==> flow/design.v <==
module EXECUTION(
	clk,
	rst,
	DX_MemtoReg,
	DX_RegWrite,
	DX_MemRead,
	DX_MemWrite,
	DX_branch,
	ALUctr,
	NPC,
	A,
	B,
	imm,
	DX_RD,
	DX_MD,
	JT,
	DX_PC,
	DX_jump,
	XM_MemtoReg,
	XM_RegWrite,
	XM_MemRead,
	XM_MemWrite,
	XM_branch,
	ALUout,
	XM_RD,
	XM_MD,
	XM_BT
);
input clk, rst, DX_MemtoReg, DX_RegWrite, DX_MemRead, DX_MemWrite, DX_branch, DX_jump;
input [2:0] ALUctr;
input [31:0]JT, DX_PC, NPC, A, B;
input [15:0]imm;
input [4:0] DX_RD;
input [31:0] DX_MD;
output reg XM_MemtoReg, XM_RegWrite, XM_MemRead, XM_MemWrite, XM_branch;
output reg [31:0]ALUout, XM_BT;
output reg [4:0] XM_RD;
output reg [31:0] XM_MD;
always @(posedge clk or posedge rst)
begin
	if(rst) begin  
		XM_MemtoReg	<= 1'b0;
		XM_RegWrite	<= 1'b0;
		XM_MemRead 	<= 1'b0;
		XM_MemWrite	<= 1'b0;
		XM_RD 	   	<= 5'b0;
		XM_MD 	   	<= 32'b0;
		XM_branch	<= 1'b0;
		XM_BT		<=32'b0;
	end else begin
		XM_MemtoReg	<= DX_MemtoReg;
		XM_RegWrite	<= DX_RegWrite;
		XM_MemRead 	<= DX_MemRead;
		XM_MemWrite	<= DX_MemWrite;
		XM_RD 	   	<= DX_RD;
		XM_MD 	   	<= DX_MD;
	    XM_branch<=((ALUctr==5) && (A == B) && (DX_branch))? 1'b1: ((ALUctr==6) && (A != B) && (DX_branch))?1'b1:1'b0;
		XM_BT<=NPC+{ { 15{imm[15]}}, imm, 2'b0};   
	end
end
always @(posedge clk or posedge rst)
begin
   if(rst) begin
   		ALUout <= 32'b0;
   end else begin
   		case(ALUctr)
		  	3'b010:  
		     	ALUout <= A + B;
			3'b110:
				ALUout <= A - B;
			3'b101:
				ALUout <= A % B;
			3'b000:
				ALUout <= A & B;
			3'b001:
				ALUout <= A | B;
			3'b111:
				ALUout <= A - B;
			3'b100:
				ALUout <= A / B;
		endcase
   end
end
endmodule
; ---- Reports on EXECUTION
; What the tools print for EXECUTION, step after step.
; Line numbers count from 1 in the design file above.
; The mark n/a stands for no value.
[design]
design = EXECUTION
clock = clk
lib = sky130hd
pvt_corner = tt_025C_1v80

; ---- Word-level counts
; Yosys after proc, flatten, opt, wreduce and memory -nomap, before mapping. Memory bits, and registers merged into a memory's read port (data or address), are not among the register bits. Print and check cells are not counted. Equal cells are merged and count once.
[bits]
register_bits = 106
latch_bits = 0
mem_bits_rw = 0
mem_bits_ro = 0
clocked_rd_ports_x_width = 0
mem_count = 0
in_bits = 224
out_inout_bits = 106
wordCells = 34
[classes]
addsub = 3
mul = 0
div = 2
n_cmp = 0
n_eq = 8
n_shift = 0
muxes = 3
n_logic = 2
n_reduce_logical = 7
[op_table]
columns = cell, count
row1 = 32-bit by 32-bit divider with 32-bit output, 1
row2 = 32-bit by 32-bit remainder unit with 32-bit output, 1
row3 = 32-bit case mux with 6-bit select, 1
row4 = 32-bit adder, 2
row5 = 32-bit subtractor, 1
row6 = 32-bit == test, 1
row7 = 32-bit inequality test, 1
row8 = 32-bit AND, 1
row9 = 32-bit OR, 1
row10 = 3-bit == test (second input constant), 4
row11 = 6-bit nonzero test, 1
row12 = 1-bit logical AND, 4
row13 = 3-bit by 1-bit == test with 1-bit output (second input constant), 1
row14 = 3-bit by 2-bit == test with 1-bit output (second input constant), 1
row15 = 3-bit logical NOT, 1
row16 = 2-bit OR reduction, 1
row17 = 1-bit two-way mux, 2

; ---- Longest topological paths
; Yosys ltp: most cells in a row. Word level: on the elaborated netlist, between registers, memories and ports. Mapped: between sequential cells and ports; inverters and the memories' decode and read muxes count.
[logic_depth]
ltp_word = 5
ABC_AREA = 0
mapped_depth = 339
depth_no_buf = 309

; ---- Synthesis result
; Yosys stat after the flow's synthesis: flattened, memories mapped to cells. It holds for the ABC_AREA given above (unset counts as 0); a run with the other value may have another netlist.
[types]
columns = cell_type, count, area_total_um2
row1 = sky130_fd_sc_hd__ha_1, 652, 8.16E+03
row2 = sky130_fd_sc_hd__dfrtp_1, 106, 2.65E+03
row3 = sky130_fd_sc_hd__a21oi_1, 519, 2.6E+03
row4 = sky130_fd_sc_hd__nor2_1, 615, 2.31E+03
row5 = sky130_fd_sc_hd__xnor2_1, 256, 2242.15
row6 = sky130_fd_sc_hd__nand2_1, 497, 1.87E+03
row7 = sky130_fd_sc_hd__a21o_1, 203, 1.52E+03
row8 = sky130_fd_sc_hd__o21ai_0, 296, 1.48E+03
row9 = sky130_fd_sc_hd__xor2_1, 149, 1.31E+03
row10 = sky130_fd_sc_hd__o21a_1, 140, 1.05E+03
row11 = sky130_fd_sc_hd__inv_1, 247, 927.139
row12 = sky130_fd_sc_hd__nor3_1, 159, 795.763
row13 = sky130_fd_sc_hd__nand3_1, 135, 675.648
row14 = sky130_fd_sc_hd__a211oi_1, 71, 533.011
row15 = sky130_fd_sc_hd__o211ai_1, 71, 533.011
row16 = sky130_fd_sc_hd__or3_1, 83, 519.248
row17 = sky130_fd_sc_hd__clkbuf_1, 132, 495.475
row18 = sky130_fd_sc_hd__mux2_2, 43, 484.214
; Not listed: further types 102, cells in them 1257.
[mapped]
cells = 5631
mapped_area_um2 = 39944.6
flip_flops = 106
buffers = 193

; ---- Timing after synthesis
; Source: OpenSTA report_checks on the synthesized netlist (no wires, ideal clock, input and output delay 20% of the period each), path of least setup slack; recovery checks are left aside. Register names are those of the netlist, which keeps one name where synthesis merged equal registers.
[synth_timing]
path_kind = input to register
start = input port B[23]
end = register ALUout[28]
clock_period_ns = 85.7
launch_ns = 17.140
arrival_time_ns = 85.336
required_time_ns = 85.576
path_slack_ns = 0.240
delay_ns = 68.320
stages = 309
period_less_setup_slack_ns = 85.46
; "delay_ns" = arrival - input delay + setup time.
; "stages": output pins that drive a net of the path, with the launching flip-flop's if there is one; two outputs of one cell count as two.
; "period_less_setup_slack_ns" is the clock period less the worst setup slack; recovery checks do not enter. This is arithmetic on one report: input and output delays are still those of the set period (20% each).
; The rows between start and end are the longest chain of elaborated cells between them; the timing report does not say that the signal goes this way. Where chains are equally long, one stands for them.
; Each line given opens the expression or statement behind the cell; cells for indexed reads and writes are added by Yosys, which also makes memories of some case tables.
; At most two assigning lines are given for a register; there are more.
[synth_between]
path_cell_list = sky130_fd_sc_hd__nor4_4 sky130_fd_sc_hd__nand4_2 sky130_fd_sc_hd__buf_2 sky130_fd_sc_hd__or3_4 sky130_fd_sc_hd__nor2_1 sky130_fd_sc_hd__a21oi_1 sky130_fd_sc_hd__a21oi_1 sky130_fd_sc_hd__ha_1 sky130_fd_sc_hd__or3_1 sky130_fd_sc_hd__nand3_1 sky130_fd_sc_hd__a2111oi_0 sky130_fd_sc_hd__a211oi_2 sky130_fd_sc_hd__inv_1 sky130_fd_sc_hd__ha_1 sky130_fd_sc_hd__o211ai_1 sky130_fd_sc_hd__a211o_1 sky130_fd_sc_hd__or4_4 sky130_fd_sc_hd__nor2_1 [273 not listed] sky130_fd_sc_hd__clkbuf_1 sky130_fd_sc_hd__buf_1 sky130_fd_sc_hd__nor2_1 sky130_fd_sc_hd__a21o_1 sky130_fd_sc_hd__ha_1 sky130_fd_sc_hd__and4_1 sky130_fd_sc_hd__and2_1 sky130_fd_sc_hd__a221o_1 sky130_fd_sc_hd__a21oi_1 sky130_fd_sc_hd__and4b_1 sky130_fd_sc_hd__o31a_1 sky130_fd_sc_hd__a21oi_1 sky130_fd_sc_hd__a211oi_1 sky130_fd_sc_hd__clkbuf_1 sky130_fd_sc_hd__clkbuf_1 sky130_fd_sc_hd__o22ai_1 sky130_fd_sc_hd__a211oi_1 sky130_fd_sc_hd__nor2_1
elab_chain_len = 2
[synth_rtl]
columns = item, line_no
row1 = "start, declared", 31  ; input [31:0]JT, DX_PC, NPC, A, B;
row2 = 32-bit by 32-bit divider with 32-bit output, 80  ; ALUout <= A / B;
row3 = 32-bit case mux with 6-bit select, 66  ; case(ALUctr)
row4 = "end, assigned", 68  ; ALUout <= A + B;
row5 = "end, assigned", 70  ; ALUout <= A - B;
row6 = "end, declared", 36  ; output reg [31:0]ALUout, XM_BT;

; ---- Path in the finished layout
; From the final timing report of record 2: the path of least setup slack in the routed layout; clock arrival at registers is part of the times.
[layout_timing]
path_kind = input to register
start = input port B[27]
end = register ALUout[31]
clock_period_ns = 152.0
launch_ns = 30.40
arrival_time_ns = 119.49
required_time_ns = 152.34
path_slack_ns = 32.85
stages = 283
; The rows between start and end are the longest chain of elaborated cells between them; the timing report does not say that the signal goes this way. Where chains are equally long, one stands for them.
; At most two assigning lines are given for a register; there are more.
[layout_between]
path_cell_list = sky130_fd_sc_hd__clkdlybuf4s50_1 sky130_fd_sc_hd__nor3_2 sky130_fd_sc_hd__nand2_2 sky130_fd_sc_hd__buf_4 sky130_fd_sc_hd__or3_4 sky130_fd_sc_hd__nor2_1 sky130_fd_sc_hd__a21oi_1 sky130_fd_sc_hd__a21oi_1 sky130_fd_sc_hd__ha_1 sky130_fd_sc_hd__or3_1 sky130_fd_sc_hd__nand3_1 sky130_fd_sc_hd__a2111oi_0 sky130_fd_sc_hd__a211oi_2 sky130_fd_sc_hd__inv_1 sky130_fd_sc_hd__ha_1 sky130_fd_sc_hd__a21oi_1 sky130_fd_sc_hd__a211o_1 sky130_fd_sc_hd__nor4_1 [247 not listed] sky130_fd_sc_hd__nor2_2 sky130_fd_sc_hd__buf_4 sky130_fd_sc_hd__o21ai_0 sky130_fd_sc_hd__a41oi_1 sky130_fd_sc_hd__ha_1 sky130_fd_sc_hd__and4_1 sky130_fd_sc_hd__and2_1 sky130_fd_sc_hd__a221o_1 sky130_fd_sc_hd__a21oi_1 sky130_fd_sc_hd__and4b_1 sky130_fd_sc_hd__o31a_1 sky130_fd_sc_hd__a21oi_1 sky130_fd_sc_hd__a211oi_2 sky130_fd_sc_hd__buf_4 sky130_fd_sc_hd__nand2_1 sky130_fd_sc_hd__nor2_1 sky130_fd_sc_hd__nand3_1 sky130_fd_sc_hd__nand3_1
elab_chain_len = 2
[layout_rtl]
columns = item, line_no
row1 = "start, declared", 31  ; input [31:0]JT, DX_PC, NPC, A, B;
row2 = 32-bit by 32-bit divider with 32-bit output, 80  ; ALUout <= A / B;
row3 = 32-bit case mux with 6-bit select, 66  ; case(ALUctr)
row4 = "end, assigned", 68  ; ALUout <= A + B;
row5 = "end, assigned", 70  ; ALUout <= A - B;
row6 = "end, declared", 36  ; output reg [31:0]ALUout, XM_BT;

; Record of 2 stored runs of the RTL-to-layout flow on EXECUTION, platform sky130hd. The runs are unordered. Constraints: input delay and output delay 20% of the set period each, output load 0.01 pF.
; "period_reached_ns" is the run's clock period less its worst setup slack. It is reckoned from that one timing run; input and output delays stay at 20% of the period that was set.
; By "critical_path_time_ns" is meant the share of the clock period that the worst setup path is allowed (20% is reserved at inputs, 20% at outputs), minus its slack. Clock arrival times at its registers enter into it.

[record 1: settings]
period_ns = 67.4
CORE_UTILIZATION = 66
SETUP_SLACK_MARGIN = 5.0
PLACE_DENSITY_LB_ADDON = 0.21
CORE_ASPECT_RATIO = 0.71
ABC_AREA = 0
MIN_ROUTING_LAYER = met1
CAP_MARGIN = 20
CORE_MARGIN = 2
SLEW_MARGIN = 20
[record 1: results]
outcome = no results, placement failed with DPL-0038

[record 2: settings]
period_ns = 152.0
CORE_UTILIZATION = 42
SETUP_SLACK_MARGIN = 5.0
PLACE_DENSITY_LB_ADDON = 0.06
CORE_MARGIN = 6
CELL_PAD_IN_SITES_GLOBAL_PLACEMENT = 0
TNS_END_PERCENT = 30
CAP_MARGIN = 35
SLEW_MARGIN = 20
[record 2: results]
final_die_area_um2 = 102650.0
critical_path_time_ns = 88.75
critical_path_type = input to register
worst_setup_slack_ns = 32.847
period_reached_ns = 119.153
timing.setup.tns_ns = 0.000
fin_hold_ws_ns = 0.507
synthesis_area_um2 = 39944.6
stdcell_area_um2 = 44555.2
finalUtil_pct = 47.5
